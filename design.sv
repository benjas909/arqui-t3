==> flow/design.v <==
module shift_left(input  logic [7:0] a, b,
                  output logic [7:0] y);
  assign y = a << b;
endmodule
module shift_right(input  logic [7:0] a, b,
                   output logic [7:0] y);
  assign y = a >> b;
endmodule
module and8(input logic[7:0] a, b,
            output logic[7:0] y);
  assign y = a & b;
endmodule
module or8(input  logic [7:0] a, b,
           output logic [7:0] y);
  assign y = a | b;
endmodule
module xor8(input  logic [7:0] a, b,
            output logic [7:0] y);
  assign y = a ^ b;
endmodule
module not8(input  logic [7:0] a, b,
            output logic [7:0] y);
  assign y = ~a;
endmodule
module counter6 (input  logic clock,
                 input  logic reset,
                 output logic [5: 0] q);
  always_ff @(posedge clock or posedge reset) 
    if (reset) q <= 0;
    else       q <= q + 1;
endmodule
module ROM(input  logic [5:0] address,
           output reg [18:0] databits);
  always_comb
    case (address)
      6'b000000: databits = 19'h1A3B2;
      6'b000001: databits = 19'h94D7F;
      6'b000010: databits = 19'h5E61A;
      6'b000011: databits = 19'h719F5;
      6'b000100: databits = 19'h3C8E2;
      6'b000101: databits = 19'h88249;
      6'b000110: databits = 19'h4B910;
      6'b000111: databits = 19'h127BC;
      6'b001000: databits = 19'h9F34D;
      6'b001001: databits = 19'h5A6F9;
      6'b001010: databits = 19'h78D51;
      6'b001011: databits = 19'h60398;
      6'b001100: databits = 19'h23E06;
      6'b001101: databits = 19'h1FAA2;
      6'b001110: databits = 19'h4D19C;
      6'b001111: databits = 19'h8E851;
      6'b010000: databits = 19'h79B3A;
      6'b010001: databits = 19'h2C4B6;
      6'b010010: databits = 19'h596D3;
      6'b010011: databits = 19'h41A5E;
      6'b010100: databits = 19'h8F9F8;
      6'b010101: databits = 19'h9B060;
      6'b010110: databits = 19'h6E741;
      6'b010111: databits = 19'h3D81F;
      6'b011000: databits = 19'h51C4B;
      6'b011001: databits = 19'h48810;
      6'b011010: databits = 19'h7A937;
      6'b011011: databits = 19'h5B8A5;
      6'b011100: databits = 19'h17FCE;
      6'b011101: databits = 19'h3641B;
      6'b011110: databits = 19'h912ED;
      6'b011111: databits = 19'h2F35A;
      6'b100000: databits = 19'h4A6E1;
      6'b100001: databits = 19'h3859D;
      6'b100010: databits = 19'h26832;
      6'b100011: databits = 19'h6CABF;
      6'b100100: databits = 19'h452D4;
      6'b100101: databits = 19'h98F61;
      6'b100110: databits = 19'h570A6;
      6'b100111: databits = 19'h8158D;
      6'b101000: databits = 19'h9C639;
      6'b101001: databits = 19'h5D1F7;
      6'b101010: databits = 19'h832B9;
      6'b101011: databits = 19'h7DCEF;
      6'b101100: databits = 19'h679A5;
      6'b101101: databits = 19'h34BDE;
      6'b101110: databits = 19'h48753;
      6'b101111: databits = 19'h295E4;
      6'b110000: databits = 19'h1C6BA;
      6'b110001: databits = 19'h4F8C2;
      6'b110010: databits = 19'h31E57;
      6'b110011: databits = 19'h6698F;
      6'b110100: databits = 19'h98A1D;
      6'b110101: databits = 19'h4C27E;
      6'b110110: databits = 19'h7B359;
      6'b110111: databits = 19'h5F8E4;
      6'b111000: databits = 19'h2A4D7;
      6'b111001: databits = 19'h799E6;
      6'b111010: databits = 19'h6C93D;
      6'b111011: databits = 19'h489AF;
      6'b111100: databits = 19'h540CE;
      6'b111101: databits = 19'h8BF16;
      6'b111110: databits = 19'h41359;
      6'b111111: databits = 19'h6E72A;
    endcase
endmodule
module prefix1bit(input  logic a, b,
                  output logic g, p);
  assign g = (a & b);
  assign p = (a | b);
endmodule
module prefix2bit(input  logic [1:0] a, b,
                  output logic gi, pi);
  logic leftgen, rightgen, leftpro, rightpro;
  prefix1bit gpleft(a[1], b[1], leftgen, leftpro);
  prefix1bit gpright(a[0], b[0], rightgen, rightpro);
  assign gi = leftgen | (leftpro & rightgen);
  assign pi = leftpro & rightpro;
endmodule
module prefix4bit(input  logic [3:0] a, b,
                  output logic gi, pi);
  logic leftgen, leftpro, rightgen, rightpro;
  prefix2bit gpleft(a[3:2], b[3:2], leftgen, leftpro);
  prefix2bit gpright(a[1:0], b[1:0], rightgen, rightpro);
  assign gi = leftgen | (leftpro & rightgen);
  assign pi = leftpro & rightpro;
endmodule
module prefix8bit(input  logic [7:0] a, b,
                  output logic gi, pi);
  logic leftgen, leftpro, rightgen, rightpro;
  prefix4bit gp8_left(a[7:4], b[7:4], leftgen, leftpro);
  prefix4bit gp8_right(a[3:0], b[3:0], rightgen, rightpro);
  assign gi = leftgen | (leftpro & rightgen);
  assign pi = leftpro & rightpro;
endmodule
module prefixadder8(input  logic [7:0] a, b,
                    input  logic [0:0] cin,
                    output logic [7:0] s);
  logic [6:0] g, p;
  logic [3:0] g_2, p_2;
  logic [3:0] g_4, p_4;
  logic [3:0] g_8, p_8;
  logic [7:0] a8_cin, b8_cin;
  logic [3:0] a4_cin, b4_cin;
  logic [1:0] a2_cin, b2_cin;
  assign a8_cin = {a[6:0], cin};
  assign b8_cin = {b[6:0], 1'b0};
  assign a4_cin = {a[2:0], cin};
  assign b4_cin = {b[2:0], 1'b0};
  assign a2_cin = {a[0], cin};
  assign b2_cin = {b[0], 1'b0};
  prefix1bit p1_0(a[0], b[0], g[0], p[0]);
  prefix1bit p1_1(a[1], b[1], g[1], p[1]);
  prefix1bit p1_2(a[2], b[2], g[2], p[2]);
  prefix1bit p1_3(a[3], b[3], g[3], p[3]);
  prefix1bit p1_4(a[4], b[4], g[4], p[4]);
  prefix1bit p1_5(a[5], b[5], g[5], p[5]);
  prefix1bit p1_6(a[6], b[6], g[6], p[6]);
  prefix8bit block8(a8_cin, b8_cin, g_8[3], p_8[3]);
  prefix4bit block4_L(a[6:3], b[6:3], g_4[3], p_4[3]);
  prefix2bit block2_LL(a[6:5], b[6:5], g_2[3], p_2[3]);
  prefix2bit block2_LR(a[4:3], b[4:3], g_2[2], p_2[2]);
  prefix4bit block4_R(a4_cin, b4_cin, g_4[1], p_4[1]);
  prefix2bit block2_RL(a[2:1], b[2:1], g_2[1], p_2[1]);
  prefix2bit block2_RR(a2_cin, b2_cin, g_2[0], p_2[0]);
  assign g_4[2] = g[5] | (p[5] & g_2[2]);
  assign p_4[2] = p[5] & p_2[2];
  assign g_4[0] = g[1] | (p[1] & g_2[0]);
  assign g_8[2] = g_4[2] | (p_4[2] & g_4[1]);
  assign p_8[2] = p_4[2] & p_4[1];
  assign g_8[1] = g_2[2] | (p_2[2] & g_4[1]);
  assign p_8[1] = p_2[2] & p_4[1];
  assign g_8[0] = g[3] | (p[3] & g_4[1]);
  assign s[7] = (a[7] ^ b[7]) ^ g_8[3];
  assign s[6] = (a[6] ^ b[6]) ^ g_8[2];
  assign s[5] = (a[5] ^ b[5]) ^ g_8[1];
  assign s[4] = (a[4] ^ b[4]) ^ g_8[0];
  assign s[3] = (a[3] ^ b[3]) ^ g_4[1];
  assign s[2] = (a[2] ^ b[2]) ^ g_4[0];
  assign s[1] = (a[1] ^ b[1]) ^ g_2[0];
  assign s[0] = (a[0] ^ b[0]) ^ cin;
endmodule
module splitter(input  logic [18:0] data,
                output logic [2:0] sel,
                output logic [7:0] inmA, inmB);
  assign sel = data [18:16];
  assign inmA = data [15:8];
  assign inmB = data [7:0];
endmodule
module ALU_main(input  logic [7:0] inm_A, inm_B,
           input  logic [2:0] select,
           output logic [7:0] result);
  logic [7:0] sum_result, sub_result, bleft, bright, and_res, or_res, xor_res, invA, invB;
  logic cin = 0;
  prefixadder8 sum(inm_A, inm_B, cin, sum_result);
  not8 invert_sub(inm_B, inm_A, invB);
  prefixadder8 sub(inm_A, (~inm_B + 1'b1), cin, sub_result);
  shift_left shift_L(inm_A, inm_B, bleft);
  shift_right shift_R(inm_A, inm_B, bright);
  and8 comp(inm_A, inm_B, and_res);
  or8 dis(inm_A, inm_B, or_res);
  xor8 exc(inm_A, inm_B, xor_res);
  not8 invertA(inm_A, inm_B, invA);
  always_comb
    casex (select [2:0])
      3'b000: result = sum_result;
      3'b001: result = sub_result;
      3'b010: result = bleft;
      3'b011: result = bright;
      3'b100: result = and_res;
      3'b101: result = or_res;
      3'b110: result = xor_res;
      3'b111: result = invA;
    endcase
endmodule
module main(input  logic clock,reset,
            output logic [7:0] result, inmediato_A, inmediato_B,
            output logic [2:0] select,
            output logic [18:0] databits);
  logic [5:0] address;
  counter6 count(clock, reset, address);
  ROM datarom(address, databits);
  splitter split(databits, select, inmediato_A, inmediato_B);
  ALU_main ALU(inmediato_A, inmediato_B, select, result);
endmodule
* Step by step through the tools: main *
What the tools print for main, step after step.
Line numbers count from 1 in the design file above.
Library cell names are shortened.
Not given: n/a

inputs
  design top = main
  clock = clock
  library = sky130hd
  corner = tt_025C_1v80

* Elaborated design *
Yosys after proc, flatten, opt, wreduce and memory -nomap, before mapping. Enables and synchronous resets that opt folds into registers are not counted as muxes. Memory bits, and registers merged into a memory's read port (data or address), are not among the register bits. Print and check cells are not counted. Equal cells are merged and count once.
Memory sizes are those after Yosys's memory passes, which may raise the word count (mostly to a power of two), join words into wider ones and drop unused or constant bits.

cells by class
  add/sub/neg operators = 2
  equality and inequality tests = 7
  shifts and indexed selects = 2
  mux-type cells = 1
  bitwise gates (word level) = 115
  reductions and logical operators = 1

operators by type and width
  operator                                      count
  case mux 8 bit (select 8 bit)                 1
  AND 1 bit                                     46
  bitwise OR 1 bit                              34
  XOR 1 bit                                     30
  NOT 8 bit                                     2
  equality test 3 bit with constant B           4
  adder 8 x 1 -> 8 bit with constant B          1
  AND 8 bit                                     1
  bitwise OR 8 bit                              1
  XOR 8 bit                                     1
  << shifter 8 x 8 -> 8 bit                     1
  right shift 8 x 8 -> 8 bit                    1
  equality test 3 x 2 -> 1 bit with constant B  2
  adder 6 x 1 -> 6 bit with constant B          1
  equality test 3 x 1 -> 1 bit with constant B  1
  zero test 3 bit                               1

storage and ports
  bits in registers = 6
  memory bits (read-only) = 1,216
  memories kept = 1
  input bits = 2
  output and inout bits = 46
  cells after elaboration = 130

memory list
  name              depth  width  read ports  write ports  line  text
  (name not given)  64     19     1           0            35    case (address)

* Logic depth *
Longest topological path by Yosys (ltp), each cell counted once; first at word level (registers and memories cut), then after technology mapping (sequential cells cut; the memories' decode and read muxes count).

depth
  depth in word-level cells = 10
  ABC_AREA = 0
  gate-level depth with buffers = 21
  gate-level depth less buffers = 19

* Netlist *
Source: synth_stat.txt of the flow (Yosys; design flattened, memories mapped). It holds for the ABC_AREA given above (unset counts as 0); a run with the other value may have another netlist.

cell types
  cell type  count  area in all (um2)
  ha_1       48     600.576
  buf_4      40     300.288
  a21oi_1    50     250.24
  nand2_1    47     176.419
  o21ai_0    32     160.154
  dfrtp_1    6      150.144
  nor2_1     40     150.144
  inv_1      35     131.376
  mux2i_1    12     120.115
  nand2b_1   16     100.096
  nand3_1    20     100.096
  xnor2_1    11     96.342
  nor2b_1    13     81.328
  nor3_1     16     80.077
  clkbuf_1   21     78.826
  buf_2      14     70.067
  a31oi_1    11     68.816
  a211oi_1   9      67.565

Other cell types: 65; their cells: 184.

synthesis totals
  cells in the netlist = 625
  cell area after synthesis = 4,386.7 um2
  area of sequential cells = 150.1 um2
  flip-flops = 6
  buffers = 78

By module: a second synthesis without flattening, with its own total; a netlist apart from the flattened one above.

second synthesis, totals
  cell total of the unflattened synthesis = 742
  area total of the unflattened synthesis = 5,138.7 um2

Each row is one instance without its submodules.

by module
  module        instances  cells  area (um2)  sequential area (um2)
  ROM           1          337    2,033.2     0.0
  ALU_main      1          99     720.7       0.0
  prefix1bit    38         2      13.8        0.0
  prefixadder8  2          21     170.2       0.0
  shift_left    1          37     325.3       0.0
  shift_right   1          36     291.5       0.0
  counter6      1          16     231.5       150.1
  prefix2bit    16         2      13.8        0.0
  splitter      1          19     142.6       0.0
  prefix4bit    6          2      13.8        0.0
  xor8          1          8      70.1        0.0
  and8          1          8      50.0        0.0
  or8           1          8      50.0        0.0
  not8          1          8      30.0        0.0

Modules not listed: 2.

* Path before layout *
OpenSTA on the mapped netlist: ideal clock, no wires. The path of least setup slack (recovery checks aside). Input and output delay are each 20% of the period. Register names are those of the netlist, which keeps one name where synthesis merged equal registers.

timing path after synthesis
  path kind = reg2out
  start point = reg count.q[1]
  end point = out result[7]
  clock period = 8.74 ns
  output delay = 1.748 ns
  launch time at the first pin = 0.000 ns
  arrival time = 4.409 ns
  required time = 6.992 ns
  slack = 2.583 ns
  path delay = 4.409 ns
  stages on the path = 22
  buffers on the path = 3
  synthesis period reached = 6.157 ns

"path delay" is the arrival time less input delay plus setup time.
At an output port there is no setup time.
"stages on the path": output pins that drive a net of the path, with the launching flip-flop's if there is one; two outputs of one cell count as two.
"synthesis period reached" = period - worst setup slack (recovery checks aside). The figure is calculated, with input and output delays left at 20% of the set period.
Between the ends stands the longest chain of elaborated cells between them, by number of cells; it is not shown to be the way that was timed. Of several equally long chains one is given.
A line is the first line of the expression or statement that the cell stems from. Yosys adds cells for indexed reads and writes and turns some case tables into memories.
A memory read counts as a cell of the chain, while the word-level depth stops at memories.

on the way, after synthesis
  path through = dfrtp_1 -> clkbuf_1 -> inv_1 -> ha_1 -> clkbuf_1 -> nand2_1 -> nand4_1 -> a31oi_1 -> a21o_1 -> clkbuf_1 -> ha_1 -> inv_1 -> ha_1 -> nand2b_1 -> a21oi_1 -> or3_1 -> a21oi_1 -> o21ba_2 -> o21ba_2 -> nor3_1 -> and4b_1 -> o32a_1
  cells in the longest elaborated chain = 11
  elaborated cells on any way between the ends = 80
  classes of those cells = 1 x add/sub; 7 x eq/ne; 2 x shift; 1 x mux; 67 x logic; 1 x reduce/logical; 1 x memory

ends and longest elaborated chain, after synthesis
  what                           line  text
  from (decl)                    27    output logic [5: 0] q);
  from (assign)                  29    if (reset) q <= 0;
  from (assign)                  30    else       q <= q + 1;
  memory (64 x 19 bit)           35    case (address)
  NOT 8 bit                      192   prefixadder8 sub(inm_A, (~inm_B + 1'b1), cin, sub_result);
  adder 8 x 1 -> 8 bit           192
  bitwise OR 1 bit               105   assign p = (a | b);
  AND 1 bit                      112   assign gi = leftgen | (leftpro & rightgen);
  bitwise OR 1 bit               112
  AND 1 bit                      120   assign gi = leftgen | (leftpro & rightgen);
  bitwise OR 1 bit               120
  bitwise OR 1 bit               128   assign gi = leftgen | (leftpro & rightgen);
  XOR 1 bit                      169   assign s[7] = (a[7] ^ b[7]) ^ g_8[3];
  case mux 8 bit (select 8 bit)  200   casex (select [2:0])
  to (decl)                      212   output logic [7:0] result, inmediato_A, inmediato_B,

* Worst path after layout *
From the final timing report of entry A: the path of least setup slack in the routed layout; clock arrival at registers is part of the times.

timing path post-layout
  path kind = reg2out
  start point = reg count.q[1]
  end point = out result[7]
  clock period = 7.59 ns
  output delay = 1.52 ns
  launch time at the first pin = 0.22 ns
  arrival time = 5.44 ns
  required time = 6.07 ns
  slack = 0.63 ns
  stages on the path = 20
  buffers on the path = 1

Between the ends stands the longest chain of elaborated cells between them, by number of cells; it is not shown to be the way that was timed. Of several equally long chains one is given.
A memory read counts as a cell of the chain, while the word-level depth stops at memories.

on the way, post-layout
  path through = dfrtp_1 -> inv_1 -> ha_1 -> mux2i_1 -> a211oi_1 -> a211oi_1 -> or2_1 -> inv_2 -> nor4_4 -> xnor2_1 -> inv_1 -> ha_1 -> a21oi_1 -> a21oi_1 -> o21ba_2 -> o21ba_2 -> nor3_1 -> and4b_1 -> o32a_1 -> clkdlybuf4s50_1
  cells in the longest elaborated chain = 11
  elaborated cells on any way between the ends = 80
  classes of those cells = 1 x add/sub; 7 x eq/ne; 2 x shift; 1 x mux; 67 x logic; 1 x reduce/logical; 1 x memory

ends and longest elaborated chain, post-layout
  what                           line  text
  from (decl)                    27    output logic [5: 0] q);
  from (assign)                  29    if (reset) q <= 0;
  from (assign)                  30    else       q <= q + 1;
  memory (64 x 19 bit)           35    case (address)
  NOT 8 bit                      192   prefixadder8 sub(inm_A, (~inm_B + 1'b1), cin, sub_result);
  adder 8 x 1 -> 8 bit           192
  bitwise OR 1 bit               105   assign p = (a | b);
  AND 1 bit                      112   assign gi = leftgen | (leftpro & rightgen);
  bitwise OR 1 bit               112
  AND 1 bit                      120   assign gi = leftgen | (leftpro & rightgen);
  bitwise OR 1 bit               120
  bitwise OR 1 bit               128   assign gi = leftgen | (leftpro & rightgen);
  XOR 1 bit                      169   assign s[7] = (a[7] ^ b[7]) ^ g_8[3];
  case mux 8 bit (select 8 bit)  200   casex (select [2:0])
  to (decl)                      212   output logic [7:0] result, inmediato_A, inmediato_B,

Hand-over note for main

Module main, platform sky130hd: 2 stored runs of the flow (Yosys, OpenROAD) with differing settings, in no particular order. Input and output delays are each 20% of the period that was set; the output load is 0.01 pF.
By "total power of the final layout" is meant OpenSTA's value without simulated activity: inputs other than the clock are taken to toggle once in ten clock periods, and the tool carries that through the logic.
Among the settings, - means not set for that run.

name                                       entry A   entry B
period_ns                                  7.59      4.8
CAP_MARGIN                                 20        20
CORE_MARGIN                                2         2
CORE_UTILIZATION                           40        47
SLEW_MARGIN                                20        20
HOLD_SLACK_MARGIN                          -         0.26
CORE_ASPECT_RATIO                          -         1.39
CELL_PAD_IN_SITES_GLOBAL_PLACEMENT         -         1
GPL_TIMING_DRIVEN                          -         1
CTS_CLUSTER_SIZE                           -         94
MAX_ROUTING_LAYER                          -         met4
worst hold slack in the final report (ns)  0.767     0.832
total power of the final layout (mW)       0.0843    0.1878
smallest setup slack (ns)                  0.632     -0.270
full die area (um2)                        11,820.0  10,132.9
utilization in the final report (%)        44.5      71.8
total negative setup slack (ns)            0.000     -0.554
chip area after synthesis (Yosys) (um2)    4,386.7   4,386.7

End of note.
